==> flow/design.v <==
`timescale 1ns / 1ps
module ShiftReg(Qout, clk);
	input clk;
	output [3:0] Qout;
	reg [2:0] Q = 3'b000;
	always @ (posedge clk) begin
		if (Q<6)
		  Q <= Q + 1;
		else if (Q == 6)
		  Q <= 0;
	end
	assign Qout = Q;
endmodule
`timescale 1ns / 1ps
module puckstates_FSM(
    input clk,
	input reset,
	input space,
	input [10:0] Lx,
	input [10:0] Ly,
	input [10:0] Rx,
	input [10:0] Ry,
	input Lup,
	input Lmid,
	input Ldown,
	input Rup,
	input Rmid,
	input Rdown,
	input swl,
	input swr,
	input [10:0] Pradius,
	input [10:0] Rradius,
	input [1:0] mode,
	input [10:0] rgoalyhigh ,
	input [10:0] lgoalyhigh ,
	output [9:0] puckX,
	output [8:0] puckY,
	output [4:0] puckstate,
	output reg [2:0] GL,
	output reg [2:0] GR
	);
	reg [4:0] state = 0;
	reg [9:0] puckXreg = 10'b0;
	reg [8:0] puckYreg = 9'b0;
	reg [10:0] ceiling = 10;
	reg [10:0] floor = 470;
	reg [10:0] lwall = 10;
	reg [10:0] rwall = 630;
	reg [10:0] lgoalylow;
	reg [10:0] lgoalx = 15;
	reg [10:0] rgoalylow;
	reg [10:0] rgoalx = 625;
	reg [10:0] cy = 240;
	reg [10:0] cx = 320;
	reg [10:0] Lradius;
	reg [5:0] speedx ;
	reg [5:0] speedy ;
	wire [3:0] Qout;  
	ShiftReg r1 (Qout, clk);
	always @(posedge clk) begin
	lgoalylow = lgoalyhigh+160;  
	rgoalylow = rgoalyhigh+160;
	if (space == 0) begin
	state = 0;
	end
	else begin
	if (puckX - Pradius <= Rx + Rradius &&  puckX + Pradius >= Rx - Rradius && puckY + Pradius >= Ry - Rradius && puckY - Pradius <= Ry + Rradius) begin
        state <= 7;
    end
    else if (puckX - Pradius <= Lx + Rradius &&  puckX + Pradius >= Lx - Rradius && puckY + Pradius >= Ly - Rradius && puckY - Pradius <= Ly + Rradius) begin
        state <= 8;
    end
    if (speedx >= 8) begin
    speedx <= 7;
    end
    if (speedy >= 8) begin
    speedy <= 7;
    end
	case (state)
						0: begin 
							puckXreg <= cx; 
							puckYreg <= cy; 
								state = Qout; 
								speedy <= 1;
								speedx <= 1;
								GL = 0;
								GR = 0;
							end 
						4: begin
							puckXreg <= puckXreg - speedx;
							puckYreg <= puckYreg - speedy;
							if (puckY <= ceiling) begin
								if (mode == 0 | mode == 2 | mode == 4 | mode == 6) begin
								state = 6;
								end
								else if (mode == 1 | mode == 3 | mode == 5 | mode == 7) begin
								puckYreg <= floor - 1;
								end
								speedx <= speedx + 1;
								speedy <= speedy + 1;
							end 
							else if (puckX <= lwall) begin
								if (mode == 0 | mode == 2 | mode == 4 | mode == 6) begin
								state = 1;
								end
								else if (mode == 1 | mode == 3 | mode == 5 | mode == 7) begin
								puckXreg <= rwall - 1;
								end
								speedx <= speedx + 1;
								speedy <= speedy + 1;
							end 
							else if ((puckY <= lgoalylow)&&(puckY >= lgoalyhigh)&&(puckX <= lgoalx)) begin
							GR = GR+1;
							state = 10;
							end
							else begin
								state = 4;
							end							
						end
						1: begin
							puckXreg <= puckXreg + speedx;
							puckYreg <= puckYreg - speedy;
							state = 1;
							if (puckY <= ceiling) begin
								if (mode == 0 | mode == 2 | mode == 4 | mode == 6) begin
								state = 3;
								end
								else if (mode == 1 | mode == 3 | mode == 5 | mode == 7) begin
								puckYreg <= floor - 1;
								end
								speedx <= speedx + 1;
								speedy <= speedy + 1;
							end 
							else if (puckX >= rwall ) begin
								if (mode == 0 | mode == 2 | mode == 4 | mode == 6) begin
								state = 4;
								end
								else if (mode == 1 | mode == 3 | mode == 5 | mode == 7) begin
								puckXreg <= lwall + 1;
								end
								speedx <= speedx + 1;
								speedy <= speedy + 1;
							end 
							else if ((puckY <= rgoalylow)&&(puckY >= rgoalyhigh)&&(puckX >= rgoalx)) begin
							GL = GL+1;
							state = 9;
							end
							else begin
								state = 1;
							end							
						end
						3: begin
							puckXreg <= puckXreg + speedx;
							puckYreg <= puckYreg + speedy;
							state = 3;
							if (puckY >= floor) begin
								if (mode == 0 | mode == 2 | mode == 4 | mode == 6) begin
								state = 1;
								end
								else if (mode == 1 | mode == 3 | mode == 5 | mode == 7) begin
								puckYreg <= ceiling + 1;
								end
								speedx <= speedx + 1;
								speedy <= speedy + 1;
							end 
							else if (puckX >= rwall) begin
								if (mode == 0 | mode == 2 | mode == 4 | mode == 6) begin
								state = 6;
								end
								else if (mode == 1 | mode == 3 | mode == 5 | mode == 7) begin
								puckXreg <= lwall + 1;
								end
								speedx <= speedx + 1;
								speedy <= speedy + 1;
							end 
							else if ((puckY <= rgoalylow)&&(puckY >= rgoalyhigh)&&(puckX >= rgoalx)) begin
							GL = GL+1;
							state = 9;
							end
							else begin
								state = 3;
							end							
						end				
						6: begin
							puckXreg <= puckXreg - speedx;
							puckYreg <= puckYreg + speedy;
							state = 6;
							if (puckY >= floor) begin
								if (mode == 0 | mode == 2 | mode == 4 | mode == 6) begin
								state = 4;
								end
								else if (mode == 1 | mode == 3 | mode == 5 | mode == 7) begin
								puckYreg <= ceiling + 1;
								end
								speedx <= speedx + 1;
								speedy <= speedy + 1;
							end 
							else if (puckX <= lwall) begin
								if (mode == 0 | mode == 2 | mode == 4 | mode == 6) begin
								state = 3;
								end
								else if (mode == 1 | mode == 3 | mode == 5 | mode == 7) begin
								puckXreg <= rwall - 1;
								end
								speedx <= speedx + 1;
								speedy <= speedy + 1;
							end 
							else if ((puckY <= lgoalylow)&&(puckY >= lgoalyhigh)&&(puckX <= lgoalx)) begin
							GR = GR+1;
							state = 10;
							end
							else begin
								state = 6;
							end							
						end	
						2: begin
							puckXreg <= puckXreg + speedx;
							state = 2;
							 if (puckXreg >= rwall) begin
								if (mode == 0 | mode == 2 | mode == 4 | mode == 6) begin
								state = 5;
								end
								else if (mode == 1 | mode == 3 | mode == 5 | mode == 7) begin
								puckXreg <= lwall + 1;
								end
								speedx <= speedx + 1;
							end 
							else if ((puckY <= rgoalylow)&&(puckY >= rgoalyhigh)&&(puckX >= rgoalx)) begin
							GL = GL+1;
							state = 9;
							end
							else begin
								state = 2;
							end					
						end	
						5: begin					
							puckXreg <= puckXreg - speedx;
							state = 5;
							if (puckXreg <= lwall) begin
								if (mode == 0 | mode == 2 | mode == 4 | mode == 6) begin
								state = 2;
								end
								else if (mode == 1 | mode == 3 | mode == 5 | mode == 7) begin
								puckXreg <= rwall - 1;
								end
								speedx <= speedx + 1;
							end 
							else if ((puckY <= lgoalylow)&&(puckY >= lgoalyhigh)&&(puckX <= lgoalx)) begin
							GR = GR+1;
							state = 10;
							end
							else begin
								state = 5;
							end					
						end
						10: begin
								state = 8;
						end
						9: begin
								state = 7;
						end
						7: begin
						puckYreg <= Ry + (Rradius-1);
						puckXreg <= Rx - (2*Rradius);
						speedy <= 2;
						speedx <= 2;
						if (Rmid) begin
						state = 5;
						end
						else if (Rup) begin
						state = 4;
						end
						else if (Rdown) begin
						state = 6;
						end
						else if (swr == 1) begin
						state = 11;
						end
						else begin
						state = 7;
						end
						end
						11: begin
						puckYreg <= Ry + 1 - (Rradius);
						puckXreg <= Rx - (2*Rradius);
						speedy <= 2;
						speedx <= 2;
						if (Rmid) begin
						state = 5;
						end
						else if (Rup) begin
						state = 4;
						end
						else if (Rdown) begin
						state = 6;
						end
						else if (swr == 0) begin
						state = 7;
						end
						else begin
						state = 11;
						end
						end
						8: begin
						puckYreg <= Ly + 1 - (Rradius);
						puckXreg <= Lx + (2*Rradius);
						speedy <= 2;
						speedx <= 2;
						if (Lmid) begin
						state = 2;
						end
						else if (Lup) begin
						state = 1;
						end
						else if (Ldown) begin
						state = 3;
						end
						else if (swl == 1) begin
						state = 12;
						end
						else begin
						state = 8;
						end
						end
						12: begin
						puckYreg <= Ly + (Rradius-1);
						puckXreg <= Lx + (2*Rradius);
						speedy <= 2;
						speedx <= 2;
						if (Lmid) begin
						state = 2;
						end
						else if (Lup) begin
						state = 1;
						end
						else if (Ldown) begin
						state = 3;
						end
						else if (swl == 0) begin
						state = 8;
						end
						else begin
						state = 12;
						end
						end
				endcase
				if(reset)
				state = 0;
				end
				end
	assign puckX = puckXreg;
	assign puckY = puckYreg;
		assign puckstate = state;
endmodule
Step by step through the tools: puckstates_FSM
What the tools print for puckstates_FSM, step after step. Line numbers count from 1 in the design file above. Operators: Yosys type, input widths -> output width; for muxes data width and select width s. Library cell names are shortened. A cell with n/a has no value.

Top: puckstates_FSM. Clock input: clk. Library: sky130hd. Timing corner: tt_025C_1v80.

Elaborated design
Source: Yosys, flattened and elaborated, memories not mapped. Widths are those after wreduce. Registers that Yosys merges into a memory's read port (data or address) are not register bits. Print and check cells do not count. Equal cells are merged and count once.

For input port bits the number is 101. For output and inout port bits the number is 30. The entry for elaborated cells reads 170. Under register bits after elaboration stands 45.

Magnitude comparators: 13. For add/sub/neg operators the number is 20. Under reductions and logical operators stands 23. Bitwise logic cells: 3. Multiplexer cells: 81. The entry for equal/unequal tests reads 22.

Operators with widths (count): $mux 10 (10); $pmux 10 s9 (1); $mux 6 (14); $mux 4 (18); $pmux 9 s7 (1); $pmux 5 s11 (1); $mux 9 (6); $pmux 6 s8 (1); $mux 3 (16); $pmux 6 s6 (1); $mux 5 (7); $eq 5x4->1 const B (5); $pmux 3 s4 (2); $add 11x8->11 const B (2); $ge 9x11->1 (2); $le 9x11->1 (2); $ge 10x10->1 const B (2); $le 10x4->1 const B (2); $eq 5x3->1 const B (4); $add 9x1->9 const B (2); $add 9x9->9 (2); $sub 9x9->9 (2); $reduce_bool 9->1 (2); $add 6x1->6 const B (2); $ge 6x4->1 const B (2); $reduce_bool 11->1 (1); $add 10x10->10 (1); $sub 10x10->10 (1).

Other operator kinds: 29; their cells: 50.

Longest topological paths
Yosys ltp: most cells in a row. Word level: on the elaborated netlist, between registers, memories and ports. Mapped: between sequential cells and ports; inverters and the memories' decode and read muxes count.

The figure for depth in word-level cells is 8. For ABC_AREA the number is 0. The figure for mapped depth is 14. Under mapped depth without buffers stands 12.

Mapped cells and area
Yosys stat after the flow's synthesis: flattened, memories mapped to cells. It holds for the ABC_AREA given above (unset counts as 0); a run with the other value may have another netlist.

Under buffers stands 24. The entry for flip-flop cells reads 44. Standard cells after synthesis: 951. The figure for mapped area is 7671.1 sq um. Area of sequential cells: 1281.2 sq um.

Cell types: ha_1 (count 115, area in all 1438.88 sq um); edfxtp_1 (count 40, area in all 1.2E+03 sq um); a21oi_1 (count 89, area in all 445.427 sq um); xnor2_1 (count 43, area in all 376.611 sq um); nor2_1 (count 82, area in all 307.795 sq um); inv_1 (count 77, area in all 289.027 sq um); nand2_1 (count 67, area in all 251.491 sq um); o21ai_0 (count 37, area in all 185.178 sq um); xor2_1 (count 21, area in all 183.926 sq um); fa_1 (count 9, area in all 180.173 sq um); a21o_1 (count 23, area in all 172.666 sq um); nand3_1 (count 23, area in all 115.11 sq um); nor3_1 (count 22, area in all 110.106 sq um); nand2b_1 (count 17, area in all 106.352 sq um); a221oi_1 (count 12, area in all 105.101 sq um); o21bai_1 (count 14, area in all 105.101 sq um); mux2_2 (count 9, area in all 101.347 sq um); mux2i_1 (count 10, area in all 100.096 sq um).

Not listed: further types 66, cells in them 241. The figures by module come from a second, unflattened synthesis with its own total; it is not the netlist above.

The entry for cell total of the unflattened synthesis reads 922. Area (unflattened synthesis): 7412.1 sq um.

Rows give one instance, submodules left out.

Modules: puckstates_FSM (cells 909, times used 1, sequential area 1191.1 sq um, area 7245.7 sq um); ShiftReg (cells 13, times used 1, sequential area 90.1 sq um, area 166.4 sq um).

Path before layout
OpenSTA on the mapped netlist: ideal clock, no wires. The path of least setup slack (recovery checks aside). Input and output delay are each 20% of the period. Register names are those of the netlist, which keeps one name where synthesis merged equal registers.

Path kind: register to register. Start: register state[0]. End: register puckYreg[8]. The figure for period is 5000 ps. The figure for library setup time is 271 ps. The entry for required time reads 4729 ps. The entry for time at the first pin reads 0 ps. The entry for path delay reads 3720 ps. The figure for slack is 1280 ps. The entry for stages reads 15. The figure for arrival time is 3449 ps. Under buffers on the path stands 2. The entry for synthesis period reached reads 3720 ps.

"path delay" is the arrival time less input delay plus setup time. "stages": output pins that drive a net of the path, with the launching flip-flop's if there is one; two outputs of one cell count as two. "synthesis period reached" is the clock period less the worst setup slack; recovery checks do not enter. This is arithmetic on one report: input and output delays are still those of the set period (20% each). The rows between start and end are the longest chain of elaborated cells between them; the timing report does not say that the signal goes this way. Where chains are equally long, one stands for them. A line is the first line of the expression or statement that the cell stems from. Yosys adds cells for indexed reads and writes and turns some case tables into memories. A register here has more assigning lines than the two given. Ways into the end's enable are left out, as the timed path ends at the data pin.

Path through: dfxtp_1 > buf_2 > buf_2 > nor3b_2 > nand2_1 > mux2_2 > ha_1 > fa_1 > a21o_1 > a21oi_1 > o21ai_0 > o41ai_1 > xnor2_1 > o211a_1 > o221ai_1. The entry for length of the longest elaborated chain reads 3. Elaborated cells on any way between the ends: 12. For source lines of those cells the number is 1. Those cells by class: eq/ne: 8; mux: 1; reduce/logical: 3.

Ends and longest elaborated chain, after synthesis: start: declaration (line 42) `reg [4:0] state = 0;`; start: assignment (line 64) `state = 0;`; start: assignment (line 83) `state = Qout;`; $eq 5x3->1 (line 79) `case (state)`; $reduce_or 2->1; $pmux 9 s7 (line 79); end: assignment (line 82) `puckYreg <= cy;`; end: assignment (line 91) `puckYreg <= puckYreg - speedy;`; end: declaration (line 44) `reg [8:0] puckYreg = 9'b0;`.

Path in the finished layout
From the final timing report of job 1: the path of least setup slack in the routed layout; clock arrival at registers is part of the times. The path's times are printed in steps of 10 ps; the period is the one set.

Path kind: register to register. Start: register state[0]. End: register puckYreg[4]. Under buffers on the path stands 0. The entry for time at the first pin reads 310 ps. The figure for arrival time is 3130 ps. The figure for period is 2700 ps. The figure for slack is -380 ps. The entry for stages reads 12. The entry for required time reads 2750 ps. The figure for library setup time is 250 ps.

The rows between start and end are the longest chain of elaborated cells between them; the timing report does not say that the signal goes this way. Where chains are equally long, one stands for them. A register here has more assigning lines than the two given. Ways into the end's enable are left out, as the timed path ends at the data pin.

Path through: dfxtp_2 > nor3b_4 > nand2_4 > mux2_4 > ha_4 > fa_2 > a21o_1 > a21oi_2 > xor2_1 > o22ai_1 > a2111oi_2 > o21ai_1. The entry for length of the longest elaborated chain reads 3. Elaborated cells on any way between the ends: 12. For source lines of those cells the number is 1. Those cells by class: eq/ne: 8; mux: 1; reduce/logical: 3.

Ends and longest elaborated chain, after layout: start: declaration (line 42) `reg [4:0] state = 0;`; start: assignment (line 64) `state = 0;`; start: assignment (line 83) `state = Qout;`; $eq 5x3->1 (line 79) `case (state)`; $reduce_or 2->1; $pmux 9 s7 (line 79); end: assignment (line 82) `puckYreg <= cy;`; end: assignment (line 91) `puckYreg <= puckYreg - speedy;`; end: declaration (line 44) `reg [8:0] puckYreg = 9'b0;`.

## Implementation results

2 stored runs of puckstates_FSM in the flow (synthesis by Yosys, layout by OpenROAD, sky130hd cells), in arbitrary order. Constraints: input delay and output delay 20% of the set period each, output load 0.01 pF. "clock period achieved" means the clock period less the worst setup slack. The figure is calculated, with input and output delays left at 20% of the set period. "time on the worst setup path" is the time allowed to the run's worst setup path (the clock period less input and output delay, where it has them) less its slack. Clock arrival times count: a late capture clock shortens it, a late launch clock lengthens it. "overall power" is the tool's figure for a default switching activity; nothing was simulated. "time on the worst setup path" is known to 10 ps.

Files of job 1:
==> flow/run.sh <==
#!/bin/bash
# the make line also repeats the synthesis and layout settings of config.mk as NAME=value (left out here)
make -C /OpenROAD-flow-scripts/flow DESIGN_CONFIG=/design/flow/config.mk WORK_HOME=/design/flow/orfs CLKGATE_MAP_FILE= finish
==> flow/config.mk <==
export PLATFORM = sky130hd
export DESIGN_NAME = puckstates_FSM
export DESIGN_NICKNAME = puckstates_FSM
export VERILOG_FILES = /design/flow/design.v
export SDC_FILE = /design/flow/constraint.sdc
export NUM_CORES = 4
export LEC_CHECK = 0
export CAP_MARGIN = 20
export CORE_MARGIN = 2
export CORE_UTILIZATION = 55
export GPL_ROUTABILITY_DRIVEN = 0
export PLACE_DENSITY_LB_ADDON = 0.04
export SLEW_MARGIN = 20
==> flow/constraint.sdc <==
create_clock -name core_clock -period 2.7 [get_ports {clk}]
set_input_delay 0.5400 -clock core_clock [delete_from_list [all_inputs] [get_ports {clk}]]
set_output_delay 0.5400 -clock core_clock [all_outputs]
set_load 0.01 [all_outputs]

Results of job 1. The worst hold slack comes to 640 ps. The overall power stands at 3.776 mW. The standard-cell area after layout comes to 10913.0 sq um. For the time on the worst setup path the run shows 3080 ps. Critical path type: register to register. The measured die size is 14908.4 sq um. The worst setup slack after layout reads -385 ps. The measured post-route setup TNS is -1646 ps. The area of the synthesized netlist is 7671.1 sq um. The post-route utilization comes to 79.2%. The clock period achieved reads 3085 ps.

Files of job 2:
==> flow/run.sh <==
#!/bin/bash
# the make line also repeats the synthesis and layout settings of config.mk as NAME=value (left out here)
make -C /OpenROAD-flow-scripts/flow DESIGN_CONFIG=/design/flow/config.mk WORK_HOME=/design/flow/orfs CLKGATE_MAP_FILE= finish
==> flow/config.mk <==
export PLATFORM = sky130hd
export DESIGN_NAME = puckstates_FSM
export DESIGN_NICKNAME = puckstates_FSM
export VERILOG_FILES = /design/flow/design.v
export SDC_FILE = /design/flow/constraint.sdc
export NUM_CORES = 4
export LEC_CHECK = 0
export CAP_MARGIN = 20
export CORE_MARGIN = 2
export CORE_UTILIZATION = 40
export SLEW_MARGIN = 20
==> flow/constraint.sdc <==
create_clock -name core_clock -period 6.05 [get_ports {clk}]
set_input_delay 1.2100 -clock core_clock [delete_from_list [all_inputs] [get_ports {clk}]]
set_output_delay 1.2100 -clock core_clock [all_outputs]
set_load 0.01 [all_outputs]

Results of job 2. The worst hold slack comes to 633 ps. The overall power stands at 1.464 mW. The standard-cell area after layout comes to 9203.8 sq um. For the time on the worst setup path the run shows 2990 ps. Critical path type: input to register. The measured die size is 20302.0 sq um. The worst setup slack after layout reads 1849 ps. The measured post-route setup TNS is 0 ps. The area of the synthesized netlist is 7671.1 sq um. The post-route utilization comes to 49.0%. The clock period achieved reads 4201 ps.
